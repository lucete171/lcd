==> flow/design.v <==
module memory_module(
  input [7:0] data_w,  
  input clk, rst,
  input [3:0] addr_A0, addr_A1, addr_A2,  
  input [3:0] addr_F0, addr_F1, addr_F2,  
  input [1:0] addr_S0, addr_S1, addr_S2, addr_S3,
  input [1:0] addr_P1_0, addr_P1_1, addr_P1_2, addr_P1_3,
  input [1:0] addr_P2_0, addr_P2_1, addr_P2_2, addr_P2_3,
  input [1:0] en_INP,  
  input [1:0] en_FIL,  
  input [1:0] en_S,  
  input [1:0] en_P1,  
  input [1:0] en_P2,  
  output [7:0] out_A0, out_A1, out_A2,  
  output [7:0] out_F0, out_F1, out_F2,  
  output [7:0] out_S0, out_S1, out_S2, out_S3,  
  output [7:0] out_P1_0, out_P1_1, out_P1_2, out_P1_3,  
  output [7:0] out_P2_0, out_P2_1, out_P2_2, out_P2_3  
);
three_out_ram INPUT_RAM(.data_w(data_w), .addr0(addr_A0), .addr1(addr_A1), .addr2(addr_A2), .ce(en_INP[1]), .we(en_INP[0]), .clk(clk), .data_r0(out_A0), .data_r1(out_A1), .data_r2(out_A2));
three_out_ram INPUT_FIl(.data_w(data_w), .addr0(addr_F0), .addr1(addr_F1), .addr2(addr_F2), .ce(en_FIL[1]), .we(en_FIL[0]), .clk(clk), .data_r0(out_F0), .data_r1(out_F1), .data_r2(out_F2));
out_ram S_OUT(.data_w(data_w), .addr0(addr_S0), .addr1(addr_S1), .addr2(addr_S2), .addr3(addr_S3), .ce(en_S[1]), .we(en_S[0]), .clk(clk), .data_r0(out_S0), .data_r1(out_S1), .data_r2(out_S2), .data_r3(out_S3));
out_ram P1_OUT(.data_w(data_w), .addr0(addr_P1_0), .addr1(addr_P1_1), .addr2(addr_P1_2), .addr3(addr_P1_3), .ce(en_P1[1]), .we(en_P1[0]), .clk(clk), .data_r0(out_P1_0), .data_r1(out_P1_1), .data_r2(out_P1_2), .data_r3(out_P1_3));
out_ram P2_OUT(.data_w(data_w), .addr0(addr_P2_0), .addr1(addr_P2_1), .addr2(addr_P2_2), .addr3(addr_P2_3), .ce(en_P2[1]), .we(en_P2[0]), .clk(clk), .data_r0(out_P2_0), .data_r1(out_P2_1), .data_r2(out_P2_2), .data_r3(out_P2_3));
endmodule
module out_ram(
	input [7:0] data_w,
	input [1:0] addr0,
	input [1:0] addr1,
	input [1:0] addr2,
	input [1:0] addr3,
	input ce, we, clk,
	output [7:0] data_r0,
	output [7:0] data_r1,
	output [7:0] data_r2,
	output [7:0] data_r3
);
reg [7:0] mem [3:0];
reg [3:0] addr_reg0;
reg [3:0] addr_reg1;
reg [3:0] addr_reg2;
reg [3:0] addr_reg3;
always @ (posedge clk)  
begin
    if (ce)  begin  
        if (we) begin  
            mem[addr0] <= data_w;  
        end
        addr_reg0 <= addr0;
        addr_reg1 <= addr1;
        addr_reg2 <= addr2;
        addr_reg3 <= addr3;
    end
end
assign data_r0 = mem[addr_reg0];
assign data_r1 = mem[addr_reg1];
assign data_r2 = mem[addr_reg2];
assign data_r3 = mem[addr_reg3];
endmodule
module three_out_ram(
	input [7:0] data_w,
	input [3:0] addr0,
	input [3:0] addr1,
	input [3:0] addr2,
	input ce, we, clk,
	output [7:0] data_r0,
	output [7:0] data_r1,
	output [7:0] data_r2
);
reg [7:0] mem [15:0];
reg [3:0] addr_reg0;
reg [3:0] addr_reg1;
reg [3:0] addr_reg2;
always @ (posedge clk)  
begin
    if (ce)  begin  
        if (we) begin  
            mem[addr0] <= data_w;  
        end
        addr_reg0 <= addr0;
        addr_reg1 <= addr1;
        addr_reg2 <= addr2; 
    end
end
assign data_r0 = mem[addr_reg0];
assign data_r1 = mem[addr_reg1];
assign data_r2 = mem[addr_reg2];
endmodule
# Reports on memory_module
# What the tools print for memory_module, step after step.
# Line numbers count from 1 in the design file above.
# Library cell names are shortened.
# A cell with -- has no value.
# inputs
top	memory_module
clock_port	clk
library	sky130hd
corner	tt_025C_1v80

# Word level
# Source: Yosys, flattened and elaborated, memories not mapped. Widths are those after wreduce. Print and check cells do not count. Equal cells are merged and count once.
# Yosys's memory passes give these memory sizes; they may raise the number of words (mostly to a power of two), join words into wider ones and drop unused or constant bits.
# classes
muxes	48
# ops
cell	count
8-bit two-way mux	10
4-bit two-way mux	10
2-bit two-way mux	18
1-bit two-way mux	10
# bits
clocked_rd_ports_x_width	144
reg_bits	48
inputBits	68
out_inout_bits	144
memories	5
ramBits	352
elab_cells	71
# memory_table
name	size	word_bits	read_ports	write_ports	line	text
INPUT_FIl.mem	16	8	3	1	70	reg [7:0] mem [15:0];
INPUT_RAM.mem	16	8	3	1	70
P1_OUT.mem	4	8	4	1	38	reg [7:0] mem [3:0];
P2_OUT.mem	4	8	4	1	38
S_OUT.mem	4	8	4	1	38

# Logic depth
# Depth = most cells in a row (Yosys ltp): at word level without a register or memory, in the mapped netlist without a sequential cell, where the memories' decode and read muxes count.
# depth
word_depth	2
abc_area	0
ltp_mapped	5
mapped_depth_nobuf	3

# Mapped cells and area
# Yosys stat after the flow's synthesis: flattened, memories mapped to cells. It holds for the ABC_AREA given above (unset counts as 0); a run with the other value may have another netlist.
# mapped
buf_cells	91
ff_cells	448
mapped_cells	1117
seq_area_um2	12972.4
area_um2	22256.3
# by_type
type	count	area_total_um2
edfxtp_1	400	1.2E+04
mux4_2	210	4.73E+03
mux4_1	74	1.94E+03
dfxtp_1	48	960.922
a22oi_1	96	720.691
mux2_2	46	517.997
nand2_1	57	213.955
buf_6	18	202.694
nor2_1	40	150.144
buf_2	24	120.115
clkdlybuf4s25_2	12	120.115
mux4_4	4	100.096
buf_1	24	90.086
nor2b_1	10	62.56
nand2b_1	8	50.048
nor3_1	10	50.048
buf_4	6	45.043
and2_1	6	37.536
# Not listed: further types 8, cells in them 24.
# By module: a second synthesis without flattening, with its own total; a netlist apart from the flattened one above.
# unflattened
cells_unflattened	1105
hier_area_um2	22407.7
# Rows give one instance, submodules left out.
# modules
module	mod_seq_area_um2	cells	mod_area_um2	instances
three_out_ram	4444.3	401	7782.5	2
out_ram	1361.3	101	2280.9	3
memory_module	0.0	0	0.0	1

# Worst setup path after synthesis
# OpenSTA on the mapped netlist: ideal clock, no wires. The path of least setup slack (recovery checks aside). Input and output delay are each 20% of the period. Register names are those of the netlist, which keeps one name where synthesis merged equal registers.
# synth_path
kind	input to register
startpoint	input port en_FIL[1]
endpoint	memory INPUT_FIl.mem[4][0]
input_delay_ns	0.642
n_path_buf	2
launch_ns	0.642
tclk_ns	3.21
path_slack_ns	0.914
required_ns	2.827
driving_pins	4
path_delay_ns	1.654
t_arrival_ns	1.913
setup_time_ns	0.383
period_less_setup_slack_ns	2.296
# "path_delay_ns" is the arrival time less input delay plus setup time.
# "driving_pins": output pins that drive a net of the path, with the launching flip-flop's if there is one; two outputs of one cell count as two.
# "period_less_setup_slack_ns" = period - worst setup slack (recovery checks aside). The figure is calculated, with input and output delays left at 20% of the set period.
# The rows between start and end are the longest chain of elaborated cells between them; the timing report does not say that the signal goes this way. Where chains are equally long, one stands for them.
# A line is the first line of the expression or statement that the cell stems from. Yosys adds cells for indexed reads and writes and turns some case tables into memories.
# The path ends at the enable pin of a flip-flop; only ways to that pin are counted.
# synth_via
path_cell_list	clkbuf_1 > buf_2 > nand4b_1 > nor3_1
elab_chain_len	1
cells_between	2
lines_between	1
cone_classes	mux (2)
# synth_lines
item	line	text
start, declared	10	input [1:0] en_FIL,
4-bit two-way mux	76	if (ce)  begin
end, declared	70	reg [7:0] mem [15:0];

# Path in the finished layout
# From the final timing report of run A: the path of least setup slack in the routed layout; clock arrival at registers is part of the times.
# layout_path
kind	register to output
startpoint	register (no name shown)
endpoint	output port out_F0[1]
tclk_ns	1.3
t_arrival_ns	2.36
path_slack_ns	-1.32
required_ns	1.04
launch_ns	0.59
driving_pins	8
n_path_buf	4
out_delay_ns	0.26
# layout_via
path_cell_list	dfxtp_2 > buf_8 > buf_12 > buf_12 > mux4_2 > a22oi_2 > nand2_2 > buf_6
# layout_lines
item	line	text
end, declared	15	output [7:0] out_F0, out_F1, out_F2,
# Chain of elaborated cells between the ends: none given.

# Below are 2 stored runs of the flow (Yosys, OpenROAD; platform sky130hd) on memory_module, each with its settings and what was measured, unordered. Constraints: input delay and output delay 20% of the set period each, output load 0.01 pF.
# By "timing.achieved_period_ns" is meant the clock period of the run minus its worst setup slack. This is arithmetic on one report: input and output delays are still those of the set period (20% each).
# "worst_path_ns" is the time allowed to the run's worst setup path (the clock period less input and output delay, where it has them) less its slack. Clock arrival times count: a late capture clock shortens it, a late launch clock lengthens it.
# "power.total_mw": no workload was simulated; the value follows from the tool's default switching activity.
# Among the settings, - means not set for that run.
run name	period_ns	CORE_UTILIZATION	CORE_ASPECT_RATIO	CELL_PAD_IN_SITES_GLOBAL_PLACEMENT	CELL_PAD_IN_SITES_DETAIL_PLACEMENT	GPL_TIMING_DRIVEN	GPL_ROUTABILITY_DRIVEN	CTS_CLUSTER_DIAMETER	CAP_MARGIN	SLEW_MARGIN	MIN_ROUTING_LAYER	CORE_MARGIN	SETUP_SLACK_MARGIN	setup_ws_ns	finish.utilization_pct	timing.hold.ws_ns	worst_path_ns	timing.worst_path_kind	power.total_mw	dieArea_um2	finish.stdcell_area_um2	timing.achieved_period_ns	synth_chip_area_um2	setup_tns_ns
run A	1.3	31	0.77	2	1	0	0	364	0	25	met1	2	-	-1.318	43.2	0.015	2.36	register to output	40.069	73971.8	30849.6	2.618	22256.3	-134.229
run B	2.22	40	-	-	-	-	-	-	20	20	-	2	0.03	-0.577	54.6	0.348	2.35	register to output	23.253	57544.8	30057.6	2.797	22256.3	-24.915
