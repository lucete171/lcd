==> flow/design.v <==
module accumulator(clk, rst, ctrl, p_sum,out_conv);
    input clk, rst;
    input [2:0] ctrl;
    input [7:0] p_sum;
    output [7:0] out_conv;
    reg [7:0] temp;   
    reg [7:0] c11, c12, c21, c22;
    always @(posedge clk or posedge rst)begin
        if(rst) begin
	       c11<=8'd0;
	       c12<=8'd0;
	       c21<=8'd0;
	       c22<=8'd0;
	       temp<=8'd0;   
        end
        else begin
	         if (ctrl[2]==1) begin
	           case(ctrl[1:0])
	             2'b00: begin c11<=c11+p_sum; temp<=c11+p_sum; end
	             2'b01: begin c12<=c12+p_sum; temp<=c12+p_sum; end
	             2'b10: begin c21<=c21+p_sum; temp<=c21+p_sum; end             
	             2'b11: begin c22<=c22+p_sum; temp<=c22+p_sum; end
	           endcase
	         end
          	else begin
	           temp<=0; end
	      end
  end
  assign out_conv=temp;
endmodule
module eight_bit_adder(a,b,cin,sum,cout);
    input [7:0] a, b;
	input cin;
	output [7:0] sum;
	output cout;
	wire cout1, cout2, cout3, cout4, cout5, cout6, cout7;
	full_adder fa0 (.a(a[0]), .b(b[0]), .cin(cin), .sum(sum[0]), .cout(cout1));
	full_adder fa1 (.a(a[1]), .b(b[1]), .cin(cout1), .sum(sum[1]), .cout(cout2));
	full_adder fa2 (.a(a[2]), .b(b[2]), .cin(cout2), .sum(sum[2]), .cout(cout3));
	full_adder fa3 (.a(a[3]), .b(b[3]), .cin(cout3), .sum(sum[3]), .cout(cout4));
	full_adder fa4 (.a(a[4]), .b(b[4]), .cin(cout4), .sum(sum[4]), .cout(cout5));
	full_adder fa5 (.a(a[5]), .b(b[5]), .cin(cout5), .sum(sum[5]), .cout(cout6));
	full_adder fa6 (.a(a[6]), .b(b[6]), .cin(cout6), .sum(sum[6]), .cout(cout7));
	full_adder fa7 (.a(a[7]), .b(b[7]), .cin(cout7), .sum(sum[7]), .cout(cout));
endmodule
module full_adder(a,b,cin,sum,cout);
    input a, b, cin;
    output sum, cout;
    assign cout = a&b | b&cin | cin&a;
    assign sum = a^b^cin;
endmodule
module multiplier(a, b , product);
	input [7:0] a, b;
	output [7:0] product;
	wire  cout1,cout2,cout3,cout4,cout5,cout6,cout7;
	wire [7:0] AND_0,AND_1,AND_2,AND_3,AND_4,AND_5,AND_6,AND_7;
	wire [7:0] ADD_0,ADD_1,ADD_2,ADD_3,ADD_4,ADD_5,ADD_6;
	      and_gate a0_0(a[0], b[0], AND_0[0]);
	      and_gate a0_1(a[0], b[1], AND_0[1]);
	      and_gate a0_2(a[0], b[2], AND_0[2]);
	      and_gate a0_3(a[0], b[3], AND_0[3]);
	      and_gate a0_4(a[0], b[4], AND_0[4]);
	      and_gate a0_5(a[0], b[5], AND_0[5]);
	      and_gate a0_6(a[0], b[6], AND_0[6]);
	      and_gate a0_7(a[0], b[7], AND_0[7]);
	      and_gate a1_0(a[1], b[0], AND_1[0]);
	      and_gate a1_1(a[1], b[1], AND_1[1]);
	      and_gate a1_2(a[1], b[2], AND_1[2]);
	      and_gate a1_3(a[1], b[3], AND_1[3]);
	      and_gate a1_4(a[1], b[4], AND_1[4]);
	      and_gate a1_5(a[1], b[5], AND_1[5]);
	      and_gate a1_6(a[1], b[6], AND_1[6]);
	      and_gate a1_7(a[1], b[7], AND_1[7]);
	      and_gate a2_0(a[2], b[0], AND_2[0]);
	      and_gate a2_1(a[2], b[1], AND_2[1]);
	      and_gate a2_2(a[2], b[2], AND_2[2]);
	      and_gate a2_3(a[2], b[3], AND_2[3]);
	      and_gate a2_4(a[2], b[4], AND_2[4]);
	      and_gate a2_5(a[2], b[5], AND_2[5]);
    	  and_gate a2_6(a[2], b[6], AND_2[6]);
	      and_gate a2_7(a[2], b[7], AND_2[7]);
	      and_gate a3_0(a[3], b[0], AND_3[0]);
          and_gate a3_1(a[3], b[1], AND_3[1]);
          and_gate a3_2(a[3], b[2], AND_3[2]);
          and_gate a3_3(a[3], b[3], AND_3[3]);
          and_gate a3_4(a[3], b[4], AND_3[4]);
          and_gate a3_5(a[3], b[5], AND_3[5]);
          and_gate a3_6(a[3], b[6], AND_3[6]);
          and_gate a3_7(a[3], b[7], AND_3[7]);
          and_gate a4_0(a[4], b[0], AND_4[0]);
          and_gate a4_1(a[4], b[1], AND_4[1]);
          and_gate a4_2(a[4], b[2], AND_4[2]);
          and_gate a4_3(a[4], b[3], AND_4[3]);
          and_gate a4_4(a[4], b[4], AND_4[4]);
          and_gate a4_5(a[4], b[5], AND_4[5]);
          and_gate a4_6(a[4], b[6], AND_4[6]);
          and_gate a4_7(a[4], b[7], AND_4[7]);
	      and_gate a5_0(a[5], b[0], AND_5[0]);
          and_gate a5_1(a[5], b[1], AND_5[1]);
          and_gate a5_2(a[5], b[2], AND_5[2]);
          and_gate a5_3(a[5], b[3], AND_5[3]);
          and_gate a5_4(a[5], b[4], AND_5[4]);
          and_gate a5_5(a[5], b[5], AND_5[5]);
          and_gate a5_6(a[5], b[6], AND_5[6]);
          and_gate a5_7(a[5], b[7], AND_5[7]);
	      and_gate a6_0(a[6], b[0], AND_6[0]);
          and_gate a6_1(a[6], b[1], AND_6[1]);
          and_gate a6_2(a[6], b[2], AND_6[2]);
          and_gate a6_3(a[6], b[3], AND_6[3]);
          and_gate a6_4(a[6], b[4], AND_6[4]);
          and_gate a6_5(a[6], b[5], AND_6[5]);
          and_gate a6_6(a[6], b[6], AND_6[6]);
          and_gate a6_7(a[6], b[7], AND_6[7]);
	      and_gate a7_0(a[7], b[0], AND_7[0]);
          and_gate a7_1(a[7], b[1], AND_7[1]);
          and_gate a7_2(a[7], b[2], AND_7[2]);
          and_gate a7_3(a[7], b[3], AND_7[3]);
          and_gate a7_4(a[7], b[4], AND_7[4]);
          and_gate a7_5(a[7], b[5], AND_7[5]);
          and_gate a7_6(a[7], b[6], AND_7[6]);
          and_gate a7_7(a[7], b[7], AND_7[7]);
	eight_bit_adder Add0({1'b0,AND_0[7:1]}, AND_1,1'b0 ,ADD_0, cout1);
	eight_bit_adder Add1({cout1,ADD_0[7:1]}, AND_2, 1'b0, ADD_1, cout2);
	eight_bit_adder Add2({cout2,ADD_1[7:1]}, AND_3, 1'b0, ADD_2, cout3);
	eight_bit_adder Add3({cout3,ADD_2[7:1]}, AND_4, 1'b0, ADD_3, cout4);
	eight_bit_adder Add4({cout4,ADD_3[7:1]}, AND_5, 1'b0, ADD_4, cout5);
	eight_bit_adder Add5({cout5,ADD_4[7:1]}, AND_6, 1'b0, ADD_5, cout6);
	eight_bit_adder Add6({cout6,ADD_5[7:1]}, AND_7, 1'b0, ADD_6, cout7);
	assign product =  {ADD_6[0],ADD_5[0],ADD_4[0],ADD_3[0],ADD_2[0],ADD_1[0],ADD_0[0],AND_0[0]};
endmodule
module singlePE(clk, rst, in_a,in_b,b_en, p_sum,out_a,out_b,out_conv);
    input clk, rst, b_en;
    input [7:0] in_a,in_b, p_sum;
    output reg [7:0] out_a, out_b;
    output [7:0] out_conv;   
    reg [7:0] pre_out;
    wire[7:0]  a_product_b;
    wire cout;
    always @(posedge clk or posedge rst)begin
        if(rst) begin
            out_a <= 8'd0;
            out_b <= 8'd0;   
            pre_out <= 8'd0;
        end
        else begin
            out_a <= in_a;
            pre_out<=p_sum;
            if(b_en==1) begin
             out_b <= in_b;
          end
        end
     end
    multiplier m1(out_a, out_b, a_product_b);
    eight_bit_adder a1(pre_out,a_product_b,1'b0,out_conv,cout);
endmodule
module and_gate(a,b,out);
    input a,b;
    output out;
    assign out = a&&b;
endmodule
module SA_2x2(clk, rst, A_in_1, A_in_2, B_in_1, B_in_2, P2_en, c_sel, SAout);
  input clk, rst;
  input [7:0] A_in_1, A_in_2, B_in_1, B_in_2;
  input [1:0] P2_en;
  input [2:0] c_sel;
  output [7:0] SAout;
  wire[7:0]  a_bridge[1:0], b_bridge[1:0], out_bridge[1:0];  
  wire [7:0] result1, result2, temp; 
  singlePE PE11(.clk(clk), .rst(rst), .in_a(A_in_1), .in_b(B_in_1), .b_en(P2_en[0]), .p_sum(8'd0), .out_a(a_bridge[0]), .out_b(b_bridge[0]), .out_conv(out_bridge[0]));
  singlePE PE12(.clk(clk), .rst(rst), .in_a(a_bridge[0]), .in_b(B_in_2), .b_en(P2_en[0]), .p_sum(8'd0), .out_a(), .out_b(b_bridge[1]), .out_conv(out_bridge[1]));
  singlePE PE21(.clk(clk), .rst(rst), .in_a(A_in_2), .in_b(b_bridge[0]), .b_en(P2_en[1]), .p_sum(out_bridge[0]), .out_a(a_bridge[1]), .out_b(), .out_conv(result1));
  singlePE PE22(.clk(clk), .rst(rst), .in_a(a_bridge[1]), .in_b(b_bridge[1]), .b_en(P2_en[1]), .p_sum(out_bridge[1]), .out_a(), .out_b(), .out_conv(result2));
  eight_bit_adder ADD1(.a(result1), .b(result2), .cin(1'b0), .sum(temp), .cout());
  accumulator acc(.clk(clk), .rst(rst), .ctrl(c_sel), .p_sum(temp), .out_conv(SAout));
endmodule
---- Tool chain data of SA_2x2 ----
Tool output for the design above, in the order of the flow.
Line numbers count from 1 in the design file above.
Operators carry their Yosys type and port widths (W data, S select, Z words).
Cell names lack the library's common part.
Not given: --
set-up
  design top .............................. SA_2x2
  clock input ............................. clk
  library ................................. sky130hd
  corner .................................. tt_025C_1v80

---- After elaboration ----
Counts by Yosys on the flattened word-level netlist (proc, flatten, opt, wreduce). Print and check cells are left out. Cells with the same type and inputs are merged into one.
word-level totals
  register bits after elaboration ......... 120
  bits in writable memories ............... 0
  latch bits .............................. 0
  memories kept ........................... 0
  word width x clocked read ports ......... 0
  output and inout bits ................... 8
  input port bits ......................... 39
  memory bits (read-only) ................. 0
operators by class
  divide/modulo/power cells ............... 0
  eq/ne operators ......................... 3
  $add $sub $neg .......................... 4
  reduce/logical cells .................... 149
  shift-type cells ........................ 0
  magnitude comparators ................... 0
  multipliers ............................. 0
  bitwise operators ....................... 658
  multiplexer cells ....................... 2
operators with widths
  kind                  count
  $and A1 B1 Y1         261
  $xor A1 B1 Y1         241
  $or A1 B1 Y1          156
  $logic_and A1 B1 Y1   144
  $add A8 B8 Y8         4
  $pmux W8 S4           1
  $reduce_and A2 Y1     4
  $mux W8               1
  $eq A2 B2 Y1 const B  2
  $eq A2 B1 Y1 const B  1
  $logic_not A2 Y1      1

---- Longest topological paths ----
Depth = most cells in a row (Yosys ltp): at word level without a register or memory, in the mapped netlist without a sequential cell, where the memories' decode and read muxes count.
logic depth
  word-level depth ........................ 36
  ABC_AREA ................................ 1
  depth in mapped cells ................... 45
  depth with buffers taken out ............ 44

---- Netlist ----
The flow's flattened synthesis, as Yosys stat reports it; memories are mapped. The netlist is that of the ABC_AREA named above (0 if unset); the other value can give another one.
synthesis totals
  flip-flop cells ......................... 120
  cell count .............................. 1114
  area of sequential cells ................ 3002.9 µm²
  mapped area ............................. 9165.0 µm²
cells by type
  type      count  total area (µm²)
  dfrtp_1   120    3002.88
  fa_1      82     1.64E+03
  nand2_1   308    1.16E+03
  inv_1     268    1.01E+03
  ha_1      55     688.16
  o21ai_0   48     240.23
  xor2_1    23     201.443
  a21oi_1   38     190.182
  xnor2_1   21     183.926
  nand3_1   36     180.173
  nor2_1    35     131.376
  nand2_2   20     125.12
  nand2_4   5      56.304
  clkbuf_1  14     52.55
  buf_6     4      45.043
  nand3_2   3      30.029
  a221oi_1  3      26.275
  o211ai_1  3      22.522
Other cell types: 17; their cells: 28.

---- Worst setup path after synthesis ----
Source: OpenSTA report_checks on the synthesized netlist (no wires, ideal clock, input and output delay 20% of the period each), path of least setup slack; recovery checks are left aside. Register names are those of the netlist, which keeps one name where synthesis merged equal registers.
timing path after synthesis
  path kind ............................... register to register
  from .................................... register PE22.out_a[0]
  to ...................................... register acc.temp[7]
  path delay .............................. 7.788 ns
  arrival time ............................ 7.669 ns
  path slack .............................. 3.813 ns
  driving pins on the path ................ 37
  required time ........................... 11.481 ns
  period .................................. 11.6 ns
  buffers on the path ..................... 1
  library setup time ...................... 0.119 ns
  period reached after synthesis .......... 7.787 ns
"path delay" = arrival - input delay + setup time.
"driving pins on the path" counts driving pins, that of a launching flip-flop among them; a cell with two outputs on the path counts twice.
"period reached after synthesis" = period - worst setup slack (recovery checks aside). The figure is calculated, with input and output delays left at 20% of the set period.
The rows between start and end are the longest chain of elaborated cells between them; the timing report does not say that the signal goes this way. Where chains are equally long, one stands for them.
A line is the first line of the expression or statement that the cell stems from. Yosys adds cells for indexed reads and writes and turns some case tables into memories.
A register here has more assigning lines than the two given.
on the way, after synthesis
  cell sequence ........................... dfrtp_1 -> buf_2 -> nand2_1 -> inv_1 -> ha_1 -> inv_1 -> fa_1 -> fa_1 -> inv_1 -> fa_1 -> fa_1 -> fa_1 -> fa_1 -> inv_1 -> fa_1 -> inv_1 -> fa_1 -> inv_1 -> fa_1 -> inv_1 -> ha_1 -> fa_1 -> inv_1 -> fa_1 -> inv_1 -> ha_1 -> nand2_1 -> nor3_1 -> nand2_1 -> o211ai_1 -> or2_2 -> nand2_1 -> inv_1 -> nand3_1 -> nand2_1 -> o21ai_1 -> nor2_1
  cells in the longest elaborated chain ... 36
ends and longest elaborated chain, after synthesis
  what                         line  RTL
  from (decl)                  134   output reg [7:0] out_a, out_b;
  from (assign)                141   out_a <= 8'd0;
  from (assign)                146   out_a <= in_a;
  $logic_and A1 B1 Y1          159   assign out = a&&b;
  $and A1 B1 Y1 (2 in a row)   49    assign cout = a&b | b&cin | cin&a;
  $or A1 B1 Y1 (2 in a row)    49
  $and A1 B1 Y1                49
  $or A1 B1 Y1 (2 in a row)    49
  $and A1 B1 Y1                49
  $or A1 B1 Y1 (2 in a row)    49
  $and A1 B1 Y1                49
  $or A1 B1 Y1 (2 in a row)    49
  $and A1 B1 Y1                49
  $or A1 B1 Y1 (2 in a row)    49
  $xor A1 B1 Y1 (16 in a row)  50    assign sum = a^b^cin;
  $add A8 B8 Y8                22    2'b11: begin c22<=c22+p_sum; temp<=c22+p_sum; end
  $pmux W8 S4                  18    case(ctrl[1:0])
  $mux W8                      17    if (ctrl[2]==1) begin
  to (assign)                  19    2'b00: begin c11<=c11+p_sum; temp<=c11+p_sum; end
  to (assign)                  20    2'b01: begin c12<=c12+p_sum; temp<=c12+p_sum; end
  to (decl)                    6     reg [7:0] temp;

---- Timing after layout ----
From the final timing report of run 1: the path of least setup slack in the routed layout; clock arrival at registers is part of the times.
timing path post-layout
  path kind ............................... register to register
  from .................................... register PE22.out_a[0]
  to ...................................... register acc.temp[7]
  buffers on the path ..................... 0
  required time ........................... 16.72 ns
  driving pins on the path ................ 36
  period .................................. 16.4 ns
  arrival time ............................ 8.77 ns
  library setup time ...................... 0.11 ns
  path slack .............................. 7.95 ns
The rows between start and end are the longest chain of elaborated cells between them; the timing report does not say that the signal goes this way. Where chains are equally long, one stands for them.
A register here has more assigning lines than the two given.
on the way, post-layout
  cell sequence ........................... dfrtp_1 -> nand2_1 -> inv_1 -> ha_1 -> inv_1 -> fa_1 -> fa_1 -> inv_1 -> fa_1 -> fa_1 -> fa_1 -> fa_1 -> inv_1 -> fa_1 -> inv_1 -> fa_1 -> inv_1 -> fa_1 -> inv_1 -> ha_1 -> fa_1 -> inv_1 -> fa_1 -> inv_1 -> ha_1 -> nand2_1 -> nor3_1 -> nand2_1 -> o211ai_1 -> or2_2 -> nand2_1 -> inv_1 -> nand3_1 -> nand2_1 -> o21ai_1 -> nor2_1
  cells in the longest elaborated chain ... 36
ends and longest elaborated chain, post-layout
  what                         line  RTL
  from (decl)                  134   output reg [7:0] out_a, out_b;
  from (assign)                141   out_a <= 8'd0;
  from (assign)                146   out_a <= in_a;
  $logic_and A1 B1 Y1          159   assign out = a&&b;
  $and A1 B1 Y1 (2 in a row)   49    assign cout = a&b | b&cin | cin&a;
  $or A1 B1 Y1 (2 in a row)    49
  $and A1 B1 Y1                49
  $or A1 B1 Y1 (2 in a row)    49
  $and A1 B1 Y1                49
  $or A1 B1 Y1 (2 in a row)    49
  $and A1 B1 Y1                49
  $or A1 B1 Y1 (2 in a row)    49
  $and A1 B1 Y1                49
  $or A1 B1 Y1 (2 in a row)    49
  $xor A1 B1 Y1 (16 in a row)  50    assign sum = a^b^cin;
  $add A8 B8 Y8                22    2'b11: begin c22<=c22+p_sum; temp<=c22+p_sum; end
  $pmux W8 S4                  18    case(ctrl[1:0])
  $mux W8                      17    if (ctrl[2]==1) begin
  to (assign)                  19    2'b00: begin c11<=c11+p_sum; temp<=c11+p_sum; end
  to (assign)                  20    2'b01: begin c12<=c12+p_sum; temp<=c12+p_sum; end
  to (decl)                    6     reg [7:0] temp;

==> runs of SA_2x2 <==
Record of 2 stored runs of the RTL-to-layout flow on SA_2x2, platform sky130hd. The runs are unordered. Constraints: input delay and output delay 20% of the set period each, output load 0.01 pF.
"clock period reached": clock period set for the run, less the worst setup slack. It is reckoned from that one timing run; input and output delays stay at 20% of the period that was set.
"time used up by the worst setup path": the worst setup path's part of the clock period (all of it between registers, 20% less for each end at a port) less its slack. A launch clock that arrives late makes it longer, a capture clock that arrives late makes it shorter.

======== run 1 ========
==> flow/run.sh <==
#!/bin/bash
# the make line also repeats the synthesis and layout settings of config.mk as NAME=value (left out here)
make -C /OpenROAD-flow-scripts/flow DESIGN_CONFIG=/design/flow/config.mk WORK_HOME=/design/flow/orfs CLKGATE_MAP_FILE= finish
==> flow/config.mk <==
export PLATFORM = sky130hd
export DESIGN_NAME = SA_2x2
export DESIGN_NICKNAME = SA_2x2
export VERILOG_FILES = /design/flow/design.v
export SDC_FILE = /design/flow/constraint.sdc
export NUM_CORES = 4
export LEC_CHECK = 0
export ABC_AREA = 1
export CAP_MARGIN = 35
export CELL_PAD_IN_SITES_DETAIL_PLACEMENT = 1
export CELL_PAD_IN_SITES_GLOBAL_PLACEMENT = 3
export CORE_ASPECT_RATIO = 0.67
export CORE_MARGIN = 6
export CORE_UTILIZATION = 37
export HOLD_SLACK_MARGIN = 0.28
export SLEW_MARGIN = 20
==> flow/constraint.sdc <==
create_clock -name core_clock -period 16.4 [get_ports {clk}]
set_input_delay 3.2800 -clock core_clock [delete_from_list [all_inputs] [get_ports {clk}]]
set_output_delay 3.2800 -clock core_clock [all_outputs]
set_load 0.01 [all_outputs]

-------- measured, run 1 --------
  area of the synthesized netlist ......... 9165.0 µm²
  die size ................................ 28767.0 µm²
  area of the standard cells in the finished layout .. 10481.3 µm²
  utilization of the finished layout ...... 0.437
  smallest setup slack .................... 7.950 ns
  sum of negative setup slack ............. 0.000 ns
  worst hold slack in the final report .... 0.427 ns
  clock period reached .................... 8.450 ns
  time used up by the worst setup path .... 8.45 ns
  worst setup path kind ................... register to register

======== run 2 ========
==> flow/run.sh <==
#!/bin/bash
# the make line also repeats the synthesis and layout settings of config.mk as NAME=value (left out here)
make -C /OpenROAD-flow-scripts/flow DESIGN_CONFIG=/design/flow/config.mk WORK_HOME=/design/flow/orfs CLKGATE_MAP_FILE= finish
==> flow/config.mk <==
export PLATFORM = sky130hd
export DESIGN_NAME = SA_2x2
export DESIGN_NICKNAME = SA_2x2
export VERILOG_FILES = /design/flow/design.v
export SDC_FILE = /design/flow/constraint.sdc
export NUM_CORES = 4
export LEC_CHECK = 0
export CAP_MARGIN = 20
export CELL_PAD_IN_SITES_GLOBAL_PLACEMENT = 2
export CORE_MARGIN = 2
export CORE_UTILIZATION = 67
export GPL_ROUTABILITY_DRIVEN = 1
export GPL_TIMING_DRIVEN = 0
export MIN_ROUTING_LAYER = met2
export PLACE_DENSITY = 0.63
export SETUP_SLACK_MARGIN = 2.98
export SLEW_MARGIN = 20
==> flow/constraint.sdc <==
create_clock -name core_clock -period 12.9 [get_ports {clk}]
set_input_delay 2.5800 -clock core_clock [delete_from_list [all_inputs] [get_ports {clk}]]
set_output_delay 2.5800 -clock core_clock [all_outputs]
set_load 0.01 [all_outputs]

-------- run 2 --------
  no results, placement failed with GPL-0301
